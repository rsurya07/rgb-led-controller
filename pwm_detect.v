==> flow/design.v <==
`timescale 1ns / 1ps
module pwm_detect(
    input clk,
    input rst,
    input Red,
    input Green,
    input Blue,
    output [31:0] Red_count,
    output [31:0] Green_count,
    output [31:0] Blue_count,
    output [31:0] Total_count
    );
    reg [31:0] max = 32'h008fffff;  
    reg [31:0] r_pwm, g_pwm, b_pwm;  
    reg [31:0] t_c;      
    reg [31:0] T;        
    assign Red_count = r_pwm;
    assign Green_count = g_pwm;
    assign Blue_count = b_pwm;
    assign Total_count = t_c;
    always @(posedge clk)
    begin
        if(rst)  
        begin
            r_pwm <= 32'b0;
            g_pwm <= 32'b0;
            b_pwm <= 32'b0;
            t_c <= 32'b0;
        end
        else
        begin
            if(T > max)  
            begin
                r_pwm <= 32'b0;
                g_pwm <= 32'b0;
                b_pwm <= 32'b0;
                t_c <= 32'b0;
            end
            else     
            begin   
                t_c <= t_c + 1'b1;   
                if(Red)      
                    r_pwm <= r_pwm + 1'b1;
                else         
                    r_pwm <= r_pwm;
                if(Green)    
                    g_pwm <= g_pwm + 1'b1;
                else         
                    g_pwm <= g_pwm;
                if(Blue)     
                    b_pwm <= b_pwm + 1'b1;
                else         
                    b_pwm <= b_pwm;
            end               
        end
    end
    always @(*)
    begin
        if(rst)  
        begin
            T = 32'b0;
        end  
        else
        begin
            T = t_c;   
        end
    end
endmodule
[Step by step through the tools: pwm_detect]
Tool output for the design above, in the order of the flow.
Line numbers count from 1 in the design file above.
Library cell names are shortened.
A cell with - has no value.
Inputs
  top module: pwm_detect
  clock: clk
  standard-cell library: sky130hd
  corner: tt_025C_1v80

[After elaboration]
Counts by Yosys on the flattened word-level netlist (proc, flatten, opt, wreduce; memories kept). Register bits leave out memories and registers merged into their read ports (data or address); mux counts leave out enables and synchronous resets folded into registers. Print and check cells are left out. Cells with the same type and inputs are merged into one.
Word-level totals
  register bits after elaboration: 128
  word-level cells: 11
  output and inout port bits: 128
  bits of input ports: 5
Operators by class
  magnitude comparators: 1
  muxes and demuxes: 1
  $add $sub $neg: 4
  reduce/logical cells: 1
Operators by type and width (count)
  32-bit by 1-bit adder with 32-bit output with constant B: 4
  32-bit by 24-bit > comparator with 1-bit output with constant B: 1
  32-bit 2-to-1 mux: 1
  2-bit OR reduction: 1

[Logic depth]
Depth = most cells in a row (Yosys ltp): at word level without a register or memory, in the mapped netlist without a sequential cell, where the memories' decode and read muxes count.
Logic depth
  word-level depth: 3
  ABC_AREA: 0
  gate-level depth with buffers: 7
  gate-level depth less buffers: 5

[Synthesis result]
Source: synth_stat.txt of the flow (Yosys; design flattened, memories mapped). It holds for the ABC_AREA given above (unset counts as 0); a run with the other value may have another netlist.
Mapped netlist
  mapped cells: 656
  flip-flops: 128
  cell area after synthesis: 0.0056967 mm^2
  buffer cells: 38
  sequential area: 0.0025625 mm^2
Cells by type
  dfxtp_1: count 128, total area 2.56E+03 um^2
  or4_1: count 54, total area 405.389 um^2
  a21oi_1: count 75, total area 375.36 um^2
  o31ai_1: count 47, total area 352.838 um^2
  or3_1: count 30, total area 187.68 um^2
  xnor2_1: count 21, total area 183.926 um^2
  nand4_1: count 29, total area 181.424 um^2
  nor2_1: count 46, total area 172.666 um^2
  xor2_1: count 19, total area 166.41 um^2
  nand3_1: count 30, total area 150.144 um^2
  nand2_1: count 36, total area 135.13 um^2
  o21ai_0: count 27, total area 135.13 um^2
  clkbuf_1: count 30, total area 112.608 um^2
  and4_1: count 10, total area 87.584 um^2
  inv_1: count 23, total area 86.333 um^2
  ha_1: count 4, total area 50.048 um^2
  nor4_1: count 8, total area 50.048 um^2
  buf_6: count 4, total area 45.043 um^2
Other cell types: 16; their cells: 35.

[Worst setup path after synthesis]
OpenSTA on the mapped netlist: ideal clock, no wires. The path of least setup slack (recovery checks aside). Input and output delay are each 20% of the period. Register names are those of the netlist, which keeps one name where synthesis merged equal registers.
Timing path post-synthesis
  kind: reg-to-reg
  from: reg b_pwm[0]
  to: reg b_pwm[26]
  setup time: 0.070 ns
  data arrival time: 2.000 ns
  path buffers: 1
  path slack: 0.200 ns
  clock period: 2.27 ns
  path delay: 2.070 ns
  data required time: 2.200 ns
  time at the first pin: 0.000 ns
  stages: 7
  synthesis period reached: 2.07 ns
"path delay" = arrival - input delay + setup time.
"stages" counts driving pins, that of a launching flip-flop among them; a cell with two outputs on the path counts twice.
"synthesis period reached" is the clock period less the worst setup slack; recovery checks do not enter. This is arithmetic on one report: input and output delays are still those of the set period (20% each).
The rows between start and end are the longest chain of elaborated cells between them; the timing report does not say that the signal goes this way. Where chains are equally long, one stands for them.
A line is the first line of the expression or statement that the cell stems from. Yosys adds cells for indexed reads and writes and turns some case tables into memories.
At most two assigning lines are given for a register; there are more.
Between the ends, post-synthesis
  path through: dfxtp_1 -> ha_1 -> nand4_1 -> or4_1 -> clkbuf_1 -> or4_1 -> a21oi_1
  cells in the longest elaborated chain: 1
  elaborated cells on any way between the ends: 1
  RTL lines with such cells: 1
  those cells by class: add/sub: 1
Ends and longest elaborated chain, post-synthesis
  from (decl): RTL line 14  | reg [31:0] r_pwm, g_pwm, b_pwm;
  from (assign): RTL line 51  | b_pwm <= b_pwm + 1'b1;
  from (assign): RTL line 53  | b_pwm <= b_pwm;
  32-bit by 1-bit adder with 32-bit output: RTL line 51
  to (assign): RTL line 51
  to (assign): RTL line 53
  to (decl): RTL line 14

[Timing after layout]
From the final timing report of stored run 2: the path of least setup slack in the routed layout; clock arrival at registers is part of the times.
Timing path after layout
  kind: input-to-reg
  from: in Red
  to: reg r_pwm[20]
  external input delay: 0.66 ns
  time at the first pin: 0.66 ns
  setup time: 0.10 ns
  data required time: 3.72 ns
  stages: 5
  data arrival time: 2.94 ns
  clock period: 3.29 ns
  path slack: 0.78 ns
  path buffers: 1
At most two assigning lines are given for a register; there are more.
Between the ends, after layout
  path through: clkdlybuf4s50_1 -> nand3_1 -> or4_1 -> or4_1 -> a21oi_1
Ends and longest elaborated chain, after layout
  from (decl): RTL line 5  | input Red,
  to (assign): RTL line 43  | r_pwm <= r_pwm + 1'b1;
  to (assign): RTL line 45  | r_pwm <= r_pwm;
  to (decl): RTL line 14  | reg [31:0] r_pwm, g_pwm, b_pwm;
Chain of elaborated cells between the ends: none given.

Hand-over note for pwm_detect

Design pwm_detect on sky130hd. What follows are 2 stored runs of the flow, each under its own settings; their order means nothing. The constraints put input and output delay at 20% of the set period each and load the outputs with 0.01 pF.
"achieved clock period": clock period set for the run, less the worst setup slack. It is reckoned from that one timing run; input and output delays stay at 20% of the period that was set.
"worst setup path time" is the time allowed to the run's worst setup path (the clock period less input and output delay, where it has them) less its slack. Clock arrival times count: a late capture clock shortens it, a late launch clock lengthens it.
"power": no workload was simulated; the value follows from the tool's default switching activity.
[stored run 1] settings: period_ns=2.11, CORE_UTILIZATION=72, SETUP_SLACK_MARGIN=0.5, PLACE_DENSITY_LB_ADDON=0.23, CORE_ASPECT_RATIO=1.5, CELL_PAD_IN_SITES_GLOBAL_PLACEMENT=3, GPL_ROUTABILITY_DRIVEN=1, SLEW_MARGIN=15, MAX_ROUTING_LAYER=met4, CAP_MARGIN=20, CORE_MARGIN=2
[stored run 1] result: did not finish, placement stopped with FLW-0024
[stored run 2] settings: period_ns=3.29, CORE_UTILIZATION=54, SETUP_SLACK_MARGIN=0.36, CORE_MARGIN=8, GPL_TIMING_DRIVEN=1, GPL_ROUTABILITY_DRIVEN=0, MAX_ROUTING_LAYER=met5, CAP_MARGIN=20, SLEW_MARGIN=20
[stored run 2] result: chip area after synthesis (Yosys) 0.0056967 mm^2, die area 0.0140921 mm^2, standard-cell area of the final layout 0.0077499 mm^2, utilization 75.4 %, worst setup slack after layout 0.779 ns, total negative slack 0.000 ns, worst hold slack 0.462 ns, power 3539 µW, achieved clock period 2.511 ns, worst setup path time 1.85 ns, worst setup path kind input-to-reg

End of note.
